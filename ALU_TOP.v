==> flow/design.v <==
`timescale 1ns / 1ps
module ALU_TOP #(parameter width = 16)(
    input [width - 1:0] A,
    input [width - 1:0] B,
    input [3:0] ALU_FUN,
    input clk,rst,
    output  [width - 1:0] Arith_OUT,
    output  Carry_OUT,
    output  Arith_Flag,
    output  [width - 1:0] Logic_OUT,
    output  Logic_Flag,
    output  [width - 1:0] CMP_OUT,
    output  CMP_Flag,
    output  [width - 1:0] Shift_OUT,
    output  Shift_Flag
    );
wire [3:0] enables;
decoder d0 (ALU_FUN[3:2],enables);
ARITHMATIC_UNIT #(width) d1 (A,B,ALU_FUN[1:0],clk,rst,enables[3],Arith_OUT,Carry_OUT,Arith_Flag);
Logic_Unit #(width) d2 (A,B,ALU_FUN[1:0],clk,rst,enables[2],Logic_OUT,Logic_Flag);
CMP_Unit #(width) d3 (A,B,ALU_FUN[1:0],clk,rst,enables[1],CMP_OUT,CMP_Flag);
Shift_Unit #(width) d4 (A,B,ALU_FUN[1:0],clk,rst,enables[0],Shift_OUT,Shift_Flag);
endmodule
`timescale 1ns / 1ps
module ARITHMATIC_UNIT #(parameter width = 16)(
    input [width - 1:0] A,
    input [width - 1:0] B,
    input [1:0] ALU_FUN,
    input clk,rst,
    input Arith_Enable,
    output reg [width - 1:0] Arith_OUT,
    output reg Carry_OUT,
    output reg Arith_Flag
    );
    always@(posedge clk or negedge rst) begin
        if (!rst) begin
            Arith_OUT <= 0;
            Arith_Flag <= 0;
            Carry_OUT <= 0;        
        end
        else if (Arith_Enable) begin
            Arith_OUT <= 0;
            Carry_OUT <= 0;
            Arith_Flag <= 1;
            case (ALU_FUN)
                2'b00:
                begin
                    {Carry_OUT,Arith_OUT} <= A+B;
                end
                2'b01:
                begin
                    {Carry_OUT,Arith_OUT} <= A-B;
                end
                2'b10:
                begin
                    {Carry_OUT,Arith_OUT} <= A*B;
                end                
                2'b11:
                begin
                    {Carry_OUT,Arith_OUT} <= A/B;
                end                
            endcase
        end
        else begin
            Arith_OUT <= 0;
            Arith_Flag <= 0;
            Carry_OUT <= 0;            
        end
    end
endmodule
`timescale 1ns / 1ps
module CMP_Unit #(parameter width = 16)(
    input [width - 1:0] A,
    input [width - 1:0] B,
    input [1:0] ALU_FUN,
    input clk,rst,
    input CMP_Enable,
    output reg [width - 1:0] CMP_OUT,
    output reg CMP_Flag
    );
always@(posedge clk or negedge rst) begin
        if (!rst) begin
            CMP_OUT <= 0;
            CMP_Flag <= 0;
        end
        else if (CMP_Enable) begin
            CMP_OUT <= 0;
            CMP_Flag <= 1;
            case (ALU_FUN)
                2'b00:
                begin
                    CMP_OUT <= 0;
                end
                2'b01:
                begin
                    CMP_OUT <= (A==B);
                end
                2'b10:
                begin
                    CMP_OUT <= (A>B)? 2:0;
                end                
                2'b11:
                begin
                    CMP_OUT <= (A<B)? 3:0;
                end                
            endcase
        end
        else begin
            CMP_OUT <= 0;
            CMP_Flag <= 0;
        end
    end
endmodule
`timescale 1ns / 1ps
module Logic_Unit #(parameter width = 16)(
    input [width - 1:0] A,
    input [width - 1:0] B,
    input [1:0] ALU_FUN,
    input clk,rst,
    input Logic_Enable,
    output reg [width - 1:0] Logic_OUT,
    output reg Logic_Flag
    );
 always@(posedge clk or negedge rst) begin
        if (!rst) begin
            Logic_OUT <= 0;
            Logic_Flag <= 0;
        end
        else if (Logic_Enable) begin
            Logic_OUT <= 0;
            Logic_Flag <= 1;
            case (ALU_FUN)
                2'b00:
                begin
                    Logic_OUT <= A&B;
                end
                2'b01:
                begin
                    Logic_OUT <= A|B;
                end
                2'b10:
                begin
                    Logic_OUT <= ~(A&B);
                end                
                2'b11:
                begin
                    Logic_OUT <= ~(A|B);
                end                
            endcase
        end
        else begin
            Logic_OUT <= 0;
            Logic_Flag <= 0;
        end
    end
endmodule
`timescale 1ns / 1ps
module Shift_Unit #(parameter width = 16)(
    input [width - 1:0] A,
    input [width - 1:0] B,
    input [1:0] ALU_FUN,
    input clk,rst,
    input Shift_Enable,
    output reg [width - 1:0] Shift_OUT,
    output reg Shift_Flag
    );
always@(posedge clk or negedge rst) begin
        if (!rst) begin
            Shift_OUT <= 0;
            Shift_Flag <= 0;
        end
        else if (Shift_Enable) begin
            Shift_OUT <= 0;
            Shift_Flag <= 1;
            case (ALU_FUN)
                2'b00:
                begin
                    Shift_OUT <= A>>1;
                end
                2'b01:
                begin
                    Shift_OUT <= A<<1;
                end
                2'b10:
                begin
                    Shift_OUT <= B>>1;
                end                
                2'b11:
                begin
                    Shift_OUT <= B<<1;
                end                
            endcase
        end
        else begin
            Shift_OUT <= 0;
            Shift_Flag <= 0;
        end
    end
endmodule
`timescale 1ns / 1ps
module decoder(
    input [1:0] in,
    output reg [3:0] out
    );
    always @(*) begin
        case(in)
            2'b00: out = 4'b1000;
            2'b01: out = 4'b0100;
            2'b10: out = 4'b0010;
            2'b11: out = 4'b0001;
        endcase
    end
endmodule
# From RTL to reports: ALU_TOP
# What the tools print for ALU_TOP, step after step.
# Line numbers count from 1 in the design file above.
# Library cell names are shortened.
# Not given: n/a
[inputs]
top_module = "ALU_TOP"
clock_port = "clk"
lib = "sky130hd"
lib_corner = "tt_025C_1v80"

# Elaborated design
# Yosys after proc, flatten, opt, wreduce and memory -nomap, before mapping. Enables and synchronous resets that opt folds into registers are not counted as muxes. Memory bits, and registers merged into a memory's read port (data or address), are not among the register bits. Print and check cells are not counted. Equal cells are merged and count once.
[op_classes]
compare = 2
n_logic = 4
n_eq = 7
n_mux = 17
addsub = 2
reduce_and_logical = 2
n_div = 1
multipliers = 1
n_shift = 0
[ops]
columns = ["cell", "count"]
rows = [
  ["divider 16 x 16 -> 17 bit", 1],
  ["multiplier 16 x 16 -> 17 bit", 1],
  ["parallel mux 16 bit (select 4 bit)", 4],
  ["2-to-1 mux 16 bit", 4],
  ["NOT 16 bit", 2],
  ["adder 16 x 16 -> 17 bit", 1],
  ["subtractor 16 x 16 -> 17 bit", 1],
  ["greater-than comparator 16 bit", 1],
  ["< comparator 16 bit", 1],
  ["equality test 16 bit", 1],
  ["bitwise AND 16 bit", 1],
  ["bitwise OR 16 bit", 1],
  ["parallel mux 4 bit (select 4 bit)", 1],
  ["equality test 2 bit (second input constant)", 4],
  ["2-to-1 mux 1 bit", 5],
  ["equality test 2 x 1 -> 1 bit (second input constant)", 2],
  ["logical NOT 2 bit", 2],
  ["parallel mux 1 bit (select 4 bit)", 1],
  ["2-to-1 mux 2 bit", 2],
]
[bits]
mem_count = 0
ram_bits = 0
clocked_rd_ports_x_width = 0
in_bits = 38
out_inout_bits = 69
latch_bits = 0
register_bits = 69
rom_bits = 0

# Depth
# Longest topological path by Yosys (ltp), each cell counted once; first at word level (registers and memories cut), then after technology mapping (sequential cells cut; the memories' decode and read muxes count).
[depth]
depth_word = 4
ABC_AREA = 0
depth_mapped = 139
ltp_nobuf = 129

# After synthesis
# Source: synth_stat.txt of the flow (Yosys; design flattened, memories mapped). It holds for the ABC_AREA given above (unset counts as 0); a run with the other value may have another netlist.
[mapped]
flip_flops = 55
cells = 2115
synth_area_um2 = 16464.5
[types]
columns = ["cell_type", "count", "type_area_um2"]
rows = [
  ["ha_1", 251, 3.14E+03],
  ["fa_1", 96, 1.92E+03],
  ["dfrtp_1", 55, 1376.32],
  ["xnor2_1", 97, 849.565],
  ["nor2_1", 217, 814.531],
  ["nand2_1", 209, 784.502],
  ["inv_1", 199, 746.966],
  ["a21oi_1", 138, 690.662],
  ["xor2_1", 58, 507.987],
  ["o21ai_0", 76, 380.365],
  ["mux4_2", 14, 315.302],
  ["mux2_2", 25, 281.52],
  ["nor3_1", 54, 270.259],
  ["mux2i_1", 26, 260.25],
  ["a21o_1", 34, 255.245],
  ["clkbuf_1", 67, 251.491],
  ["o21a_1", 31, 232.723],
  ["a211oi_1", 29, 217.709],
]
# Other cell types: 77; their cells: 439.
# The figures by module come from a second, unflattened synthesis with its own total; it is not the netlist above.
[unflattened]
hier_cells = 2062
hier_area_um2 = 16387.0
# Rows give one instance, submodules left out.
[by_module]
columns = ["module", "mod_area_um2", "mod_seq_area_um2", "n_inst", "cells"]
rows = [
  ["ARITHMATIC_UNIT #(width=16)", 14177.3, 450.4, 1, 1862],
  ["Logic_Unit #(width=16)", 807.0, 425.4, 1, 56],
  ["Shift_Unit #(width=16)", 732.0, 425.4, 1, 55],
  ["CMP_Unit #(width=16)", 644.4, 75.1, 1, 85],
  ["decoder", 26.3, 0.0, 1, 4],
  ["ALU_TOP", 0.0, 0.0, 1, 0],
]

# Worst setup path after synthesis
# Path of least setup slack by OpenSTA after synthesis, without wires, with an ideal clock, recovery checks aside; 20% of the period is set as input and as output delay. Where synthesis merged equal registers, the netlist keeps one of their names.
[synth_path]
path_type = "in2reg"
start = "in B[1]"
end = "reg d1.Arith_OUT[0]"
path_buffers = 9
path_stages = 125
delay_ps = 27272
clock_period_ps = 56300
arrival_time_ps = 38393
t_required_ps = 56161
setup_slack_ps = 17769
input_delay_ps = 11260
synth_period_reached_ps = 38531
# "delay_ps" = arrival - input delay + setup time.
# "path_stages" counts driving pins, that of a launching flip-flop among them; a cell with two outputs on the path counts twice.
# "synth_period_reached_ps" is the clock period less the worst setup slack; recovery checks do not enter. This is arithmetic on one report: input and output delays are still those of the set period (20% each).
# Between the ends stands the longest chain of elaborated cells between them, by number of cells; it is not shown to be the way that was timed. Of several equally long chains one is given.
# Each line given opens the expression or statement behind the cell; cells for indexed reads and writes are added by Yosys, which also makes memories of some case tables.
# At most two assigning lines are given for a register; there are more.
[synth_via]
cell_sequence = "clkbuf_1 clkinv_1 ha_1 o21ai_0 nand2b_1 a21oi_1 a21oi_1 ha_1 o211ai_1 a211oi_1 nand2_1 o32ai_1 ha_1 nor3_1 a2111oi_1 nor3b_1 a21o_1 a21o_1 (+89 left out) a21oi_1 o21bai_1 o41a_1 o221ai_1 a31oi_2 clkbuf_1 nor2_1 a21oi_1 ha_1 a21o_1 a21o_1 a21oi_1 o21ai_0 and3_1 o21ai_0 a21oi_1 a2111oi_0 a21oi_1"
elab_chain_cells = 3
cone_cells = 3
[synth_rtl]
columns = ["item", "line", "source"]
rows = [
  ["start: declaration", 4, "input [width - 1:0] B,"],
  ["divider 16 x 16 -> 17 bit", 60, "{Carry_OUT,Arith_OUT} <= A/B;"],
  ["parallel mux 16 bit (select 4 bit)", 45, "case (ALU_FUN)"],
  ["2-to-1 mux 16 bit", 41, "else if (Arith_Enable) begin"],
  ["end: assignment", 37, "Arith_OUT <= 0;"],
  ["end: assignment", 42, "Arith_OUT <= 0;"],
  ["end: declaration", 31, "output reg [width - 1:0] Arith_OUT,"],
]

# Path in the finished layout
# From the final timing report of job 1: the path of least setup slack in the routed layout; clock arrival at registers is part of the times.
# The path's times are printed in steps of 10 ps; the period is the one set.
[layout_path]
path_type = "in2reg"
start = "in B[0]"
end = "reg d1.Arith_OUT[0]"
path_buffers = 3
input_delay_ps = 9000
setup_slack_ps = 3030
arrival_time_ps = 42150
clock_period_ps = 45000
path_stages = 127
t_required_ps = 45180
# Between the ends stands the longest chain of elaborated cells between them, by number of cells; it is not shown to be the way that was timed. Of several equally long chains one is given.
# At most two assigning lines are given for a register; there are more.
[layout_via]
cell_sequence = "clkdlybuf4s50_1 inv_1 ha_1 o21ai_0 nand2b_1 a21oi_1 a21oi_1 ha_1 o211ai_1 a211oi_1 nand2_1 o32ai_1 ha_1 nor3_1 a2111oi_2 nor3b_1 a21o_1 a21o_1 (+91 left out) a21boi_0 o31a_1 o41a_1 o221ai_1 a31oi_2 buf_4 or2_2 nor2_1 a221o_1 ha_1 a21oi_1 nor2b_1 o21ai_0 nand3_1 o21ai_0 a21oi_1 a2111oi_0 a21oi_1"
elab_chain_cells = 3
cone_cells = 6
[layout_rtl]
columns = ["item", "line", "source"]
rows = [
  ["start: declaration", 4, "input [width - 1:0] B,"],
  ["divider 16 x 16 -> 17 bit", 60, "{Carry_OUT,Arith_OUT} <= A/B;"],
  ["parallel mux 16 bit (select 4 bit)", 45, "case (ALU_FUN)"],
  ["2-to-1 mux 16 bit", 41, "else if (Arith_Enable) begin"],
  ["end: assignment", 37, "Arith_OUT <= 0;"],
  ["end: assignment", 42, "Arith_OUT <= 0;"],
  ["end: declaration", 31, "output reg [width - 1:0] Arith_OUT,"],
]

Measured results for ALU_TOP: 2 stored runs of the Yosys and OpenROAD flow on sky130hd. The settings differ; the order carries no meaning. The constraints put input and output delay at 20% of the set period each and load the outputs with 0.01 pF.
"achieved_clock_period_ps" is the run's clock period less its worst setup slack. It is reckoned from that one timing run; input and output delays stay at 20% of the period that was set.
"critical_path_time_ps" means the part of the period allowed to the worst setup path (the constraints hold back 20% at inputs and 20% at outputs) less its slack; where the path has registers, the arrival times of their clocks count too.
"total_power_uw": no workload was simulated; the value follows from the tool's default switching activity.
"critical_path_time_ps" is known to 10 ps.

# job 1
==> flow/run.sh <==
#!/bin/bash
# the make line also repeats the synthesis and layout settings of config.mk as NAME=value (left out here)
make -C /OpenROAD-flow-scripts/flow DESIGN_CONFIG=/design/flow/config.mk WORK_HOME=/design/flow/orfs CLKGATE_MAP_FILE= finish
==> flow/config.mk <==
export PLATFORM = sky130hd
export DESIGN_NAME = ALU_TOP
export DESIGN_NICKNAME = ALU_TOP
export VERILOG_FILES = /design/flow/design.v
export SDC_FILE = /design/flow/constraint.sdc
export NUM_CORES = 4
export LEC_CHECK = 0
export CAP_MARGIN = 20
export CELL_PAD_IN_SITES_DETAIL_PLACEMENT = 0
export CELL_PAD_IN_SITES_GLOBAL_PLACEMENT = 1
export CORE_MARGIN = 9
export CORE_UTILIZATION = 47
export CTS_CLUSTER_DIAMETER = 76
export PLACE_DENSITY = 0.43
export SLEW_MARGIN = 20
==> flow/constraint.sdc <==
create_clock -name core_clock -period 45.0 [get_ports {clk}]
set_input_delay 9.0000 -clock core_clock [delete_from_list [all_inputs] [get_ports {clk}]]
set_output_delay 9.0000 -clock core_clock [all_outputs]
set_load 0.01 [all_outputs]

==> job 1: results <==
timing.setup.tns_ps=0
final_cell_area_um2=17974.7
critical_path_time_ps=32970
critical_path_kind="in2reg"
achieved_clock_period_ps=41968
utilization_pct=52.0
timing.setup.ws_ps=3032
post_synth_area_um2=16464.5
total_power_uw=607.3
die_footprint_um2=42092.7

# job 2
==> flow/run.sh <==
#!/bin/bash
# the make line also repeats the synthesis and layout settings of config.mk as NAME=value (left out here)
make -C /OpenROAD-flow-scripts/flow DESIGN_CONFIG=/design/flow/config.mk WORK_HOME=/design/flow/orfs CLKGATE_MAP_FILE= finish
==> flow/config.mk <==
export PLATFORM = sky130hd
export DESIGN_NAME = ALU_TOP
export DESIGN_NICKNAME = ALU_TOP
export VERILOG_FILES = /design/flow/design.v
export SDC_FILE = /design/flow/constraint.sdc
export NUM_CORES = 4
export LEC_CHECK = 0
export CAP_MARGIN = 20
export CORE_MARGIN = 2
export CORE_UTILIZATION = 22
export SLEW_MARGIN = 20
==> flow/constraint.sdc <==
create_clock -name core_clock -period 37.3 [get_ports {clk}]
set_input_delay 7.4600 -clock core_clock [delete_from_list [all_inputs] [get_ports {clk}]]
set_output_delay 7.4600 -clock core_clock [all_outputs]
set_load 0.01 [all_outputs]

==> job 2: results <==
timing.setup.ws_ps=1798
die_footprint_um2=77042.3
utilization_pct=25.6
critical_path_time_ps=28040
critical_path_kind="in2reg"
post_synth_area_um2=16464.5
achieved_clock_period_ps=35502
timing.setup.tns_ps=0
final_cell_area_um2=19044.5
total_power_uw=748.9
